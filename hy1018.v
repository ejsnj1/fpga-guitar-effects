==> flow/design.v <==
module guitar_system_top (
    input wire i_mck,
    input wire i_bck, 
    input wire i_lrck,
    input wire i_data,
    output wire o_bck,
    output wire o_lrck,
    output wire o_data,
    input wire effect_enable
);
assign o_bck = i_bck;
assign o_lrck = i_lrck;
wire [23:0] left_data, right_data;
wire data_valid;
wire current_channel;
wire [4:0] bck_counter;
proper_i2s_receiver receiver (
    .i_bck(i_bck),
    .i_lrck(i_lrck), 
    .i_data(i_data),
    .o_left_data(left_data),
    .o_right_data(right_data),
    .o_data_valid(data_valid),
    .current_channel(current_channel),
    .debug_bck_counter(bck_counter)
);
wire [23:0] distorted_signal;
wire [23:0] processed_left, processed_right;
simple_distortion dist_effect (
    .clk(i_bck),
    .sample_in(left_data),
    .sample_out(distorted_signal)
);
assign processed_left = effect_enable ? distorted_signal : left_data;
assign processed_right = effect_enable ? distorted_signal : left_data;
parallel_to_i2s transmitter (
    .i_bck(i_bck),
    .i_lrck(i_lrck),
    .i_left_data(processed_left),
    .i_right_data(processed_right), 
    .o_serial_data(o_data)
);
endmodule
module simple_distortion (
    input wire clk,
    input wire signed [23:0] sample_in,
    output reg signed [23:0] sample_out
);
localparam signed [15:0] GAIN = 16'h0200;       
localparam signed [23:0] CLIP_LEVEL = 24'h300000;  
wire signed [39:0] mult_result;
reg signed [23:0] amplified;
assign mult_result = sample_in * GAIN;
assign amplified = mult_result[31:8];   
always @(posedge clk) begin
    if (amplified > CLIP_LEVEL) begin
        sample_out <= CLIP_LEVEL;
    end else if (amplified < -CLIP_LEVEL) begin
        sample_out <= -CLIP_LEVEL;
    end else begin
        sample_out <= amplified;
    end
end
endmodule
module proper_i2s_receiver (
    input wire i_bck,
    input wire i_lrck, 
    input wire i_data,
    output reg [23:0] o_left_data,
    output reg [23:0] o_right_data,
    output reg o_data_valid,
    output reg current_channel,
    output reg [4:0] debug_bck_counter
);
reg [4:0] bck_counter = 0;
reg [23:0] left_shift_reg;
reg [23:0] right_shift_reg;
reg lrck_prev = 0;
always @(negedge i_bck) begin
    lrck_prev <= i_lrck;
    debug_bck_counter <= bck_counter;
    if (i_lrck != lrck_prev) begin
        bck_counter <= 0;
        current_channel <= i_lrck;
        o_data_valid <= 1'b0;
    end else begin
        if (bck_counter < 31) begin
            bck_counter <= bck_counter + 1;
        end
    end
    if (bck_counter >= 1 && bck_counter <= 24) begin
        if (current_channel == 1'b0) begin
            left_shift_reg <= {left_shift_reg[22:0], i_data};
        end else begin
            right_shift_reg <= {right_shift_reg[22:0], i_data};
        end
    end
    if (bck_counter == 25) begin
        o_data_valid <= 1'b1;
        o_left_data <= left_shift_reg;
        o_right_data <= right_shift_reg;
    end else begin
        o_data_valid <= 1'b0;
    end
end
endmodule
module parallel_to_i2s (
    input wire i_bck,
    input wire i_lrck,
    input wire [23:0] i_left_data,
    input wire [23:0] i_right_data, 
    output reg o_serial_data
);
reg [4:0] bit_counter = 0;
reg [23:0] shift_reg;
reg lrck_prev = 0;
always @(negedge i_bck) begin
    lrck_prev <= i_lrck;
    if (i_lrck != lrck_prev) begin
        bit_counter <= 5'd0;
        if (i_lrck == 1'b0) begin
            shift_reg <= i_left_data;
        end else begin
            shift_reg <= i_right_data;
        end
    end else begin
        if (bit_counter < 24) begin
            o_serial_data <= shift_reg[23];
            shift_reg <= {shift_reg[22:0], 1'b0};
        end else begin
            o_serial_data <= 1'b0;
        end
        if (bit_counter < 31) begin
            bit_counter <= bit_counter + 1;
        end
    end
end
endmodule
== Reports on guitar_system_top ==
What the tools print for guitar_system_top, step after step.
Line numbers count from 1 in the design file above.
Operators: Yosys type, input widths -> output width; for muxes data width and select width s.
Cell names lack the library's common part.
The mark - stands for no value.
Inputs
  top module: guitar_system_top
  clock input: i_bck
  standard-cell library: sky130hd
  library corner: tt_025C_1v80

== Word level ==
Counts by Yosys on the flattened word-level netlist (proc, flatten, opt, wreduce; memories kept). Register bits leave out memories and registers merged into their read ports (data or address). Print and check cells are left out. Cells with the same type and inputs are merged into one.
Cells by class
  reductions and logical operators: 4
  muxes and demuxes: 4
  $add $sub $neg: 2
  bitwise gates (word level): 1
  equality and inequality tests: 2
  $lt $le $gt $ge: 7
Operators by type and width (count)
  $mux 24: 4
  $gt 24x23->1 const B: 1
  $lt 24x23->1 const B: 1
  $lt 5x5->1 const B: 3
  $add 5x1->5 const B: 2
  $ge 5x1->1 const B: 1
  $le 5x5->1 const B: 1
  $eq 5x5->1 const B: 1
  $reduce_and 2->1: 1
  $reduce_bool 2->1: 1
  $reduce_or 2->1: 1
  $ne 1x1->1: 1
  $logic_and 1x1->1: 1
  $not 1->1: 1
Storage and ports
  cells after elaboration: 30
  bits of input ports: 5
  output and inout bits: 3
  bits in registers: 108

== Longest topological paths ==
Depth = most cells in a row (Yosys ltp): at word level without a register or memory, in the mapped netlist without a sequential cell, where the memories' decode and read muxes count.
Logic depth
  depth after elaboration: 3
  ABC_AREA: 0
  gate-level depth with buffers: 6
  mapped depth without buffers: 4

== Synthesis result ==
Yosys stat after the flow's synthesis: flattened, memories mapped to cells. It holds for the ABC_AREA given above (unset counts as 0); a run with the other value may have another netlist.
Synthesis totals
  cells in the netlist: 280
  synthesis area: 3982.6 µm²
  area of sequential cells: 2902.8 µm²
  buffers: 14
  flip-flop cells: 108
Cells by type
  edfxtp_1: count 74, area in all 2.22E+03 µm²
  dfxtp_1: count 34, area in all 680.653 µm²
  mux2i_1: count 24, area in all 240.23 µm²
  and2_1: count 19, area in all 118.864 µm²
  nand2_1: count 27, area in all 101.347 µm²
  o21ai_0: count 13, area in all 65.062 µm²
  ha_1: count 5, area in all 62.56 µm²
  a21oi_1: count 10, area in all 50.048 µm²
  o21ai_1: count 10, area in all 50.048 µm²
  inv_1: count 9, area in all 33.782 µm²
  and3_1: count 4, area in all 25.024 µm²
  buf_2: count 5, area in all 25.024 µm²
  nor3_1: count 5, area in all 25.024 µm²
  nor4_1: count 4, area in all 25.024 µm²
  nor3b_1: count 3, area in all 22.522 µm²
  xnor2_1: count 2, area in all 17.517 µm²
  buf_4: count 2, area in all 15.014 µm²
  clkbuf_4: count 2, area in all 15.014 µm²
Not listed: further types 21, cells in them 28.
The figures by module come from a second, unflattened synthesis with its own total; it is not the netlist above.
Second synthesis, totals
  cell total of the unflattened synthesis: 392
  area (unflattened synthesis): 6283.5 µm²
Rows give one instance, submodules left out.
By module
  proper_i2s_receiver: instances 1, area 3340.7 µm², cells 137, sequential area 3153.0 µm²
  parallel_to_i2s: instances 1, area 1780.5 µm², cells 158, sequential area 870.8 µm²
  simple_distortion: instances 1, area 750.7 µm², cells 68, sequential area 460.4 µm²
  guitar_system_top: instances 1, area 411.6 µm², cells 29, sequential area 0.0 µm²

Top module guitar_system_top; platform sky130hd; tools Yosys and OpenROAD; 2 stored runs in no particular order. Input and output delays are each 20% of the period that was set; the output load is 0.01 pF.
"finish__power__total": no workload was simulated; the value follows from the tool's default switching activity.

settings of run A
{
  "period_ns": 6.18,
  "CORE_UTILIZATION": 60,
  "SETUP_SLACK_MARGIN": 1.67,
  "PLACE_DENSITY_LB_ADDON": 0.2,
  "CORE_ASPECT_RATIO": 0.95,
  "CELL_PAD_IN_SITES_GLOBAL_PLACEMENT": 1,
  "CELL_PAD_IN_SITES_DETAIL_PLACEMENT": 0,
  "GPL_TIMING_DRIVEN": 0,
  "CTS_CLUSTER_SIZE": 53,
  "CTS_CLUSTER_DIAMETER": 284,
  "CAP_MARGIN": 25,
  "CORE_MARGIN": 2,
  "SLEW_MARGIN": 20
}
report of run A
yosys chip area after synthesis (um^2): 3982.6
finish__design__die__area: 7305.9
finish__design__instance__area__stdcell: 5505.3
finish__design__instance__utilization: 0.8682
finish__timing__setup__ws: 0.819
finish__timing__setup__tns: 0.000
finish__timing__hold__ws: 0.423
finish__power__total: 1.809e-03

settings of run B
{
  "period_ns": 4.72,
  "CAP_MARGIN": 20,
  "CORE_MARGIN": 2,
  "CORE_UTILIZATION": 40,
  "SLEW_MARGIN": 20
}
report of run B
yosys chip area after synthesis (um^2): 3982.6
finish__design__die__area: 10770.3
finish__design__instance__area__stdcell: 4855.9
finish__design__instance__utilization: 0.4991
finish__timing__setup__ws: 0.370
finish__timing__setup__tns: 0.000
finish__timing__hold__ws: 0.418
finish__power__total: 2.201e-03
